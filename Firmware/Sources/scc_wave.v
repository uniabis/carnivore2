==> flow/design.v <==
module scc_wave(
  input wire pSltClk_n,
  input wire pSltRst_n,
  input wire [7:0] pSltAdr,
  inout wire [7:0] pSltDat,
  output reg [10:0] SccAmp,
  input wire SccRegWe,
  input wire SccModWe,
  input wire SccWavCe,
  input wire SccWavOe,
  input wire SccWavWe,
  input wire SccWavWx,
  input wire [4:0] SccWavAdr,
  input wire [7:0] SccWavDat,
  input wire DOutEn_n,
  input wire [7:0] DOut
);
  wire WaveWe;
  wire [7:0] WaveAdr;
  wire [7:0] iWaveDat;
  wire [7:0] oWaveDat;
  reg [11:0] SccFreqChA;
  reg [11:0] SccFreqChB;
  reg [11:0] SccFreqChC;
  reg [11:0] SccFreqChD;
  reg [11:0] SccFreqChE;
  reg [3:0] SccVolChA;
  reg [3:0] SccVolChB;
  reg [3:0] SccVolChC;
  reg [3:0] SccVolChD;
  reg [3:0] SccVolChE;
  reg [4:0] SccChanSel;
  reg [7:0] SccModeSel;
  reg SccRstChA;
  reg SccRstChB;
  reg SccRstChC;
  reg SccRstChD;
  reg SccRstChE;
  wire [4:0] SccPtrChA;
  wire [4:0] SccPtrChB;
  wire [4:0] SccPtrChC;
  wire [4:0] SccPtrChD;
  wire [4:0] SccPtrChE;
  reg [2:0] SccClkEna;
  reg SccChEna;
  reg [2:0] SccChNum;
  wire SccMixSel;
  wire [3:0] SccMixVol;
  wire [7:0] SccMixDat;
  wire [14:0] SccMixMul;
  wire [14:0] SccMixOut;
  reg [14:0] SccMix;
  always @( posedge pSltClk_n, negedge pSltRst_n ) begin
    if ( pSltRst_n == 1'b0 ) begin
      SccClkEna <= 3'b000;
      SccChNum <= 3'b000;
    end else begin
      SccClkEna <= SccClkEna + 3'b001;
      if ( SccClkEna == 3'b111 ) begin
        SccChNum <= 3'b000;
      end
      else if ( SccChEna == 1'b1 ) begin
        SccChNum <= SccChNum + 3'b001;
      end
    end
  end
  assign WaveAdr = SccWavCe == 1'b1   ? pSltAdr[7:0]
                 : SccWavWx == 1'b1   ? {3'b100,SccWavAdr}
                 : SccChNum == 3'b000 ? {3'b000,SccPtrChA}
                 : SccChNum == 3'b001 ? {3'b001,SccPtrChB}
                 : SccChNum == 3'b010 ? {3'b010,SccPtrChC}
                 : SccChNum == 3'b011 ? {3'b011,SccPtrChD}
                 :                      {3'b100,SccPtrChE};
  assign iWaveDat = SccWavWx == 1'b0 ? pSltDat : SccWavDat;
  assign WaveWe = SccWavWe | SccWavWx;
  ram WaveMem(
    WaveAdr,
    pSltClk_n,
    WaveWe,
    iWaveDat,
    oWaveDat
  );
  assign pSltDat = SccWavOe == 1'b1 ? oWaveDat : DOutEn_n == 1'b0 ? DOut : {8{1'bZ}};
  always @( posedge pSltClk_n, negedge pSltRst_n ) begin
    if(pSltRst_n == 1'b0) begin
      SccChEna <= 1'b0;
    end else begin
      SccChEna <= ~(SccWavCe | SccWavWx);
    end
  end
  always @( posedge pSltClk_n, negedge pSltRst_n ) begin
    if ( pSltRst_n == 1'b0 ) begin
      SccFreqChA <= 12'd0;
      SccFreqChB <= 12'd0;
      SccFreqChC <= 12'd0;
      SccFreqChD <= 12'd0;
      SccFreqChE <= 12'd0;
      SccVolChA <= 4'd0;
      SccVolChB <= 4'd0;
      SccVolChC <= 4'd0;
      SccVolChD <= 4'd0;
      SccVolChE <= 4'd0;
      SccChanSel <= 5'd0;
    end else begin
      if ( SccRegWe == 1'b1 ) begin
        case(pSltAdr[3:0])
        4'b0000 : begin
          SccFreqChA[7:0] <= pSltDat[7:0];
        end
        4'b0001 : begin
          SccFreqChA[11:8] <= pSltDat[3:0];
        end
        4'b0010 : begin
          SccFreqChB[7:0] <= pSltDat[7:0];
        end
        4'b0011 : begin
          SccFreqChB[11:8] <= pSltDat[3:0];
        end
        4'b0100 : begin
          SccFreqChC[7:0] <= pSltDat[7:0];
        end
        4'b0101 : begin
          SccFreqChC[11:8] <= pSltDat[3:0];
        end
        4'b0110 : begin
          SccFreqChD[7:0] <= pSltDat[7:0];
        end
        4'b0111 : begin
          SccFreqChD[11:8] <= pSltDat[3:0];
        end
        4'b1000 : begin
          SccFreqChE[7:0] <= pSltDat[7:0];
        end
        4'b1001 : begin
          SccFreqChE[11:8] <= pSltDat[3:0];
        end
        4'b1010 : begin
          SccVolChA[3:0] <= pSltDat[3:0];
        end
        4'b1011 : begin
          SccVolChB[3:0] <= pSltDat[3:0];
        end
        4'b1100 : begin
          SccVolChC[3:0] <= pSltDat[3:0];
        end
        4'b1101 : begin
          SccVolChD[3:0] <= pSltDat[3:0];
        end
        4'b1110 : begin
          SccVolChE[3:0] <= pSltDat[3:0];
        end
        default : begin
          SccChanSel[4:0] <= pSltDat[4:0];
        end
        endcase
      end
    end
  end
  always @( posedge pSltClk_n, negedge pSltRst_n ) begin
    if ( pSltRst_n == 1'b0 ) begin
      SccModeSel <= 8'd0;
    end else begin
      if ( SccModWe == 1'b1 ) begin
        SccModeSel <= pSltDat;
      end
    end
  end
  always @( posedge pSltClk_n, negedge pSltRst_n ) begin
    if ( pSltRst_n == 1'b0 ) begin
      SccRstChA <= 1'b0;
      SccRstChB <= 1'b0;
      SccRstChC <= 1'b0;
      SccRstChD <= 1'b0;
      SccRstChE <= 1'b0;
    end else begin
      if ( SccRegWe & SccModeSel[5] == 1'b1 ) begin
        case(pSltAdr[3:1])
        3'b000 : begin
          SccRstChA <= 1'b1;
        end
        3'b001 : begin
          SccRstChB <= 1'b1;
        end
        3'b010 : begin
          SccRstChC <= 1'b1;
        end
        3'b011 : begin
          SccRstChD <= 1'b1;
        end
        3'b100 : begin
          SccRstChE <= 1'b1;
        end
        endcase
      end
      else begin
        SccRstChA <= 1'b0;
        SccRstChB <= 1'b0;
        SccRstChC <= 1'b0;
        SccRstChD <= 1'b0;
        SccRstChE <= 1'b0;
      end
    end
  end
  scc_phasegenerator pgChA( pSltClk_n, pSltRst_n, SccRstChA, SccFreqChA, SccPtrChA );
  scc_phasegenerator pgChB( pSltClk_n, pSltRst_n, SccRstChB, SccFreqChB, SccPtrChB );
  scc_phasegenerator pgChC( pSltClk_n, pSltRst_n, SccRstChC, SccFreqChC, SccPtrChC );
  scc_phasegenerator pgChD( pSltClk_n, pSltRst_n, SccRstChD, SccFreqChD, SccPtrChD );
  scc_phasegenerator pgChE( pSltClk_n, pSltRst_n, SccRstChE, SccFreqChE, SccPtrChE );
  assign SccMixSel = SccChNum == 3'b001 ? SccChanSel[0]
                   : SccChNum == 3'b010 ? SccChanSel[1]
                   : SccChNum == 3'b011 ? SccChanSel[2]
                   : SccChNum == 3'b100 ? SccChanSel[3]
                   : SccChNum == 3'b101 ? SccChanSel[4]
                   : 1'b0;
  assign SccMixVol = SccChNum == 3'b001 ? SccVolChA
                   : SccChNum == 3'b010 ? SccVolChB
                   : SccChNum == 3'b011 ? SccVolChC
                   : SccChNum == 3'b100 ? SccVolChD
                   : SccChNum == 3'b101 ? SccVolChE
                   : 4'b0000;
  assign SccMixDat = { (SccMixSel & oWaveDat[7]) ^ 1'b1, { 7{ SccMixSel } } & oWaveDat[6:0] };
  assign SccMixMul = $signed( { 1'b0, SccMixDat } ) * $signed( { 1'b0, SccMixVol } );
  assign SccMixOut = SccMix + SccMixMul;
  always @( posedge pSltClk_n, negedge pSltRst_n ) begin
    if(pSltRst_n == 1'b0) begin
      SccMix <= 15'd0;
      SccAmp <= 11'd0;
    end else begin
      if ( SccClkEna == 3'b111 ) begin
        SccAmp <= SccMix[14:4];
      end
      if ( SccChNum == 3'b000 ) begin 
        SccMix <= 15'd0;
      end else if ( SccChEna == 1'b1 ) begin
        SccMix <= SccMixOut;
      end
    end
  end
endmodule
module scc_phasegenerator(
  input wire pSltClk_n,
  input wire pSltRst_n,
  input wire SccRst,
  input wire [11:0] SccFreq,
  output wire [4:0] SccPtr
);
  wire SccCntReload;
  wire SccPtrInc;
  reg [11:0] SccCntCh;
  reg [4:0] SccPtrCh;
  assign SccPtr = SccPtrCh;
  assign SccCntReload = (SccFreq[11:3] == 9'b000000000) || (SccRst == 1'b1);
  assign SccPtrInc = (SccCntCh == 12'b000000000000);
  always @( posedge pSltClk_n, negedge pSltRst_n ) begin
    if ( pSltRst_n == 1'b0 ) begin
      SccPtrCh <= 5'd0;
      SccCntCh <= 12'd0;
    end else begin
      if ( SccCntReload == 1'b1 ) begin
        SccPtrCh <= 5'd0;
        SccCntCh <= SccFreq;
      end
      else if ( SccPtrInc == 1'b1 ) begin
        SccPtrCh <= SccPtrCh + 5'd1;
        SccCntCh <= SccFreq;
      end
      else begin
        SccCntCh <= SccCntCh - 12'd1;
      end
    end
  end
endmodule
### Reports on scc_phasegenerator

Tool output for the design above, in the order of the flow.
Lines are those of the file above, counted from 1.
Operators: Yosys type, input widths -> output width; for muxes data width and select width s.
Not given: -

| set-up | value |
|---|---|
| top module | scc_phasegenerator |
| clock input | pSltClk_n |
| standard-cell library | sky130hd |
| timing corner | tt_025C_1v80 |

### After elaboration

Source: Yosys, flattened and elaborated, memories not mapped. Widths are those after wreduce. Registers that Yosys merges into a memory's read port (data or address) are not register bits. Print and check cells do not count. Equal cells are merged and count once.

| word-level totals | value |
|---|---|
| bits in registers | 17 |
| output and inout bits | 5 |
| word-level cells | 12 |

| cells by class | value |
|---|---|
| $add $sub $neg | 2 |
| multiplexer cells | 4 |
| reductions and logical operators | 4 |

Operators by type and width:

| kind | count |
|---|---|
| $mux 12 | 2 |
| $sub 12x1->12 const B | 1 |
| $logic_not 12->1 | 1 |
| $mux 5 | 2 |
| $logic_not 9->1 | 1 |
| $add 5x1->5 const B | 1 |
| $reduce_bool 2->1 | 1 |
| $logic_or 1x1->1 | 1 |

### Longest topological paths

Yosys ltp: most cells in a row. Word level: on the elaborated netlist, between registers, memories and ports. Mapped: between sequential cells and ports; inverters and the memories' decode and read muxes count.

| logic depth | value |
|---|---|
| word-level depth | 3 |
| ABC_AREA | 0 |
| depth in mapped cells | 7 |
| gate-level depth less buffers | 6 |

### Mapped cells and area

Yosys stat after the flow's synthesis: flattened, memories mapped to cells. It holds for the ABC_AREA given above (unset counts as 0); a run with the other value may have another netlist.
The area totals of this step are shown rounded.

| synthesis totals | value |
|---|---|
| cells in the netlist | 84 |
| chip area (Yosys) | 962 um^2 |
| sequential area | 425 um^2 |
| flip-flops | 17 |

Cells by type:

| cell | count | total area (um^2) |
|---|---|---|
| sky130_fd_sc_hd__dfrtp_1 | 17 | 425.408 |
| sky130_fd_sc_hd__mux2_2 | 11 | 123.869 |
| sky130_fd_sc_hd__xnor2_1 | 8 | 70.067 |
| sky130_fd_sc_hd__ha_1 | 3 | 37.536 |
| sky130_fd_sc_hd__nor2_1 | 7 | 26.275 |
| sky130_fd_sc_hd__xor2_1 | 3 | 26.275 |
| sky130_fd_sc_hd__nand4_4 | 1 | 21.27 |
| sky130_fd_sc_hd__nor4_4 | 1 | 21.27 |
| sky130_fd_sc_hd__mux2i_1 | 2 | 20.019 |
| sky130_fd_sc_hd__nand3_1 | 4 | 20.019 |
| sky130_fd_sc_hd__or3_1 | 3 | 18.768 |
| sky130_fd_sc_hd__nand4b_1 | 2 | 17.517 |
| sky130_fd_sc_hd__nor3_4 | 1 | 16.266 |
| sky130_fd_sc_hd__a21oi_1 | 3 | 15.014 |
| sky130_fd_sc_hd__inv_1 | 4 | 15.014 |
| sky130_fd_sc_hd__o21ai_0 | 3 | 15.014 |
| sky130_fd_sc_hd__buf_6 | 1 | 11.261 |
| sky130_fd_sc_hd__nor3_1 | 2 | 10.01 |

Other cell types: 7; their cells: 8.

### Worst setup path after synthesis

Source: OpenSTA report_checks on the synthesized netlist (no wires, ideal clock, input and output delay 20% of the period each), path of least setup slack; recovery checks are left aside. Register names are those of the netlist, which keeps one name where synthesis merged equal registers.

| timing path after synthesis | value |
|---|---|
| kind | reg-to-reg |
| start | register SccCntCh[7] |
| end | register SccCntCh[10] |
| clock period | 2070 ps |
| setup time | 125 ps |
| launch time at the first pin | 0 ps |
| arrival time | 1565 ps |
| data required time | 1945 ps |
| path slack | 381 ps |
| path delay | 1690 ps |
| driving pins on the path | 6 |
| buffers on the path | 1 |
| period reached after synthesis | 1689 ps |

"path delay" is the arrival time less input delay plus setup time.
"driving pins on the path" counts driving pins, that of a launching flip-flop among them; a cell with two outputs on the path counts twice.
"period reached after synthesis" = period - worst setup slack (recovery checks aside). The figure is calculated, with input and output delays left at 20% of the set period.
The rows between start and end are the longest chain of elaborated cells between them; the timing report does not say that the signal goes this way. Where chains are equally long, one stands for them.
A line is the first line of the expression or statement that the cell stems from. Yosys adds cells for indexed reads and writes and turns some case tables into memories.
At most two assigning lines are given for a register; there are more.

| on the way, after synthesis | value |
|---|---|
| cell sequence | sky130_fd_sc_hd__dfrtp_1 sky130_fd_sc_hd__nor4_4 sky130_fd_sc_hd__nand4_4 sky130_fd_sc_hd__nand2b_2 sky130_fd_sc_hd__buf_6 sky130_fd_sc_hd__mux2_2 |
| cells in the longest elaborated chain | 3 |

RTL lines, path after synthesis:

| element | RTL line | text |
|---|---|---|
| start, declared | 249 | `reg [11:0] SccCntCh;` |
| start, assigned | 261 | `SccCntCh <= SccFreq;` |
| start, assigned | 265 | `SccCntCh <= SccFreq;` |
| $sub 12x1->12 | 268 | `SccCntCh <= SccCntCh - 12'd1;` |
| $mux 12 | 263 | `else if ( SccPtrInc == 1'b1 ) begin` |
| $mux 12 | 259 | `if ( SccCntReload == 1'b1 ) begin` |
| end, assigned | 261 |  |
| end, assigned | 265 |  |
| end, declared | 249 |  |

### Path in the finished layout

Path of least setup slack in the final report of run A (OpenROAD, finished layout, wires in). Where an end is a register, its clock arrival counts in the times.
The report prints the path's times to 10 ps; the period is as set.

| timing path post-layout | value |
|---|---|
| kind | input-to-reg |
| start | input SccFreq[10] |
| end | register SccCntCh[9] |
| clock period | 2000 ps |
| setup time | 110 ps |
| launch time at the first pin | 400 ps |
| arrival time | 1960 ps |
| data required time | 2190 ps |
| path slack | 220 ps |
| driving pins on the path | 6 |
| buffers on the path | 2 |

The rows between start and end are the longest chain of elaborated cells between them; the timing report does not say that the signal goes this way. Where chains are equally long, one stands for them.
At most two assigning lines are given for a register; there are more.

| on the way, post-layout | value |
|---|---|
| cell sequence | sky130_fd_sc_hd__clkdlybuf4s50_1 sky130_fd_sc_hd__nor4_1 sky130_fd_sc_hd__a31o_2 sky130_fd_sc_hd__nand2b_2 sky130_fd_sc_hd__buf_4 sky130_fd_sc_hd__mux2_2 |
| cells in the longest elaborated chain | 3 |

RTL lines, path post-layout:

| element | RTL line | text |
|---|---|---|
| start, declared | 244 | `input wire [11:0] SccFreq,` |
| $logic_not 9->1 | 252 | `assign SccCntReload = (SccFreq[11:3] == 9'b000000000) \|\| (SccRst == 1'b1);` |
| $logic_or 1x1->1 | 252 |  |
| $mux 12 | 259 | `if ( SccCntReload == 1'b1 ) begin` |
| end, assigned | 261 | `SccCntCh <= SccFreq;` |
| end, assigned | 265 | `SccCntCh <= SccFreq;` |
| end, declared | 249 | `reg [11:0] SccCntCh;` |

Wiki page: scc_phasegenerator / flow data

Below are 2 stored runs of the flow (Yosys, OpenROAD; platform sky130hd) on scc_phasegenerator, each with its settings and what was measured, unordered. Constraints: input delay and output delay 20% of the set period each, output load 0.01 pF.
"clock period reached" = clock period - worst setup slack. The figure is calculated, with input and output delays left at 20% of the set period.
"time of the worst setup path" means the part of the period allowed to the worst setup path (the constraints hold back 20% at inputs and 20% at outputs) less its slack; where the path has registers, the arrival times of their clocks count too.
By "power consumption" is meant OpenSTA's value without simulated activity: inputs other than the clock are taken to toggle once in ten clock periods, and the tool carries that through the logic.
"time of the worst setup path" is given in steps of 10 ps.
Results are given in rounded form.

## Run A

==> flow/run.sh <==
#!/bin/bash
# the make line also repeats the synthesis and layout settings of config.mk as NAME=value (left out here)
make -C /OpenROAD-flow-scripts/flow DESIGN_CONFIG=/design/flow/config.mk WORK_HOME=/design/flow/orfs CLKGATE_MAP_FILE= finish
==> flow/config.mk <==
export PLATFORM = sky130hd
export DESIGN_NAME = scc_phasegenerator
export DESIGN_NICKNAME = scc_phasegenerator
export VERILOG_FILES = /design/flow/design.v
export SDC_FILE = /design/flow/constraint.sdc
export NUM_CORES = 4
export LEC_CHECK = 0
export CAP_MARGIN = 20
export CORE_MARGIN = 2
export CORE_UTILIZATION = 59
export SLEW_MARGIN = 20
==> flow/constraint.sdc <==
create_clock -name core_clock -period 2.0 [get_ports {pSltClk_n}]
set_input_delay 0.4000 -clock core_clock [delete_from_list [all_inputs] [get_ports {pSltClk_n}]]
set_output_delay 0.4000 -clock core_clock [all_outputs]
set_load 0.01 [all_outputs]

| result of run A | value |
|---|---|
| standard-cell area after layout | 1250 um^2 |
| clock period reached | 1775 ps |
| total negative slack | 0 ps |
| power consumption | 0.808 mW |
| worst slack on setup checks | 225 ps |
| die area | 1970 um^2 |
| time of the worst setup path | 1380 ps |
| critical path kind | input-to-reg |
| utilization after routing | 0.819 |
| mapped cell area after synthesis | 962 um^2 |

## Run B

==> flow/run.sh <==
#!/bin/bash
# the make line also repeats the synthesis and layout settings of config.mk as NAME=value (left out here)
make -C /OpenROAD-flow-scripts/flow DESIGN_CONFIG=/design/flow/config.mk WORK_HOME=/design/flow/orfs CLKGATE_MAP_FILE= finish
==> flow/config.mk <==
export PLATFORM = sky130hd
export DESIGN_NAME = scc_phasegenerator
export DESIGN_NICKNAME = scc_phasegenerator
export VERILOG_FILES = /design/flow/design.v
export SDC_FILE = /design/flow/constraint.sdc
export NUM_CORES = 4
export LEC_CHECK = 0
export ABC_AREA = 1
export CAP_MARGIN = 25
export CORE_ASPECT_RATIO = 0.69
export CORE_MARGIN = 3
export CORE_UTILIZATION = 67
export CTS_CLUSTER_DIAMETER = 365
export GPL_ROUTABILITY_DRIVEN = 1
export PLACE_DENSITY = 0.72
export SETUP_SLACK_MARGIN = 0.42
export SLEW_MARGIN = 0
export TNS_END_PERCENT = 85
==> flow/constraint.sdc <==
create_clock -name core_clock -period 1.61 [get_ports {pSltClk_n}]
set_input_delay 0.3220 -clock core_clock [delete_from_list [all_inputs] [get_ports {pSltClk_n}]]
set_output_delay 0.3220 -clock core_clock [all_outputs]
set_load 0.01 [all_outputs]

Run B: incomplete, clock tree synthesis halted on DPL-0038
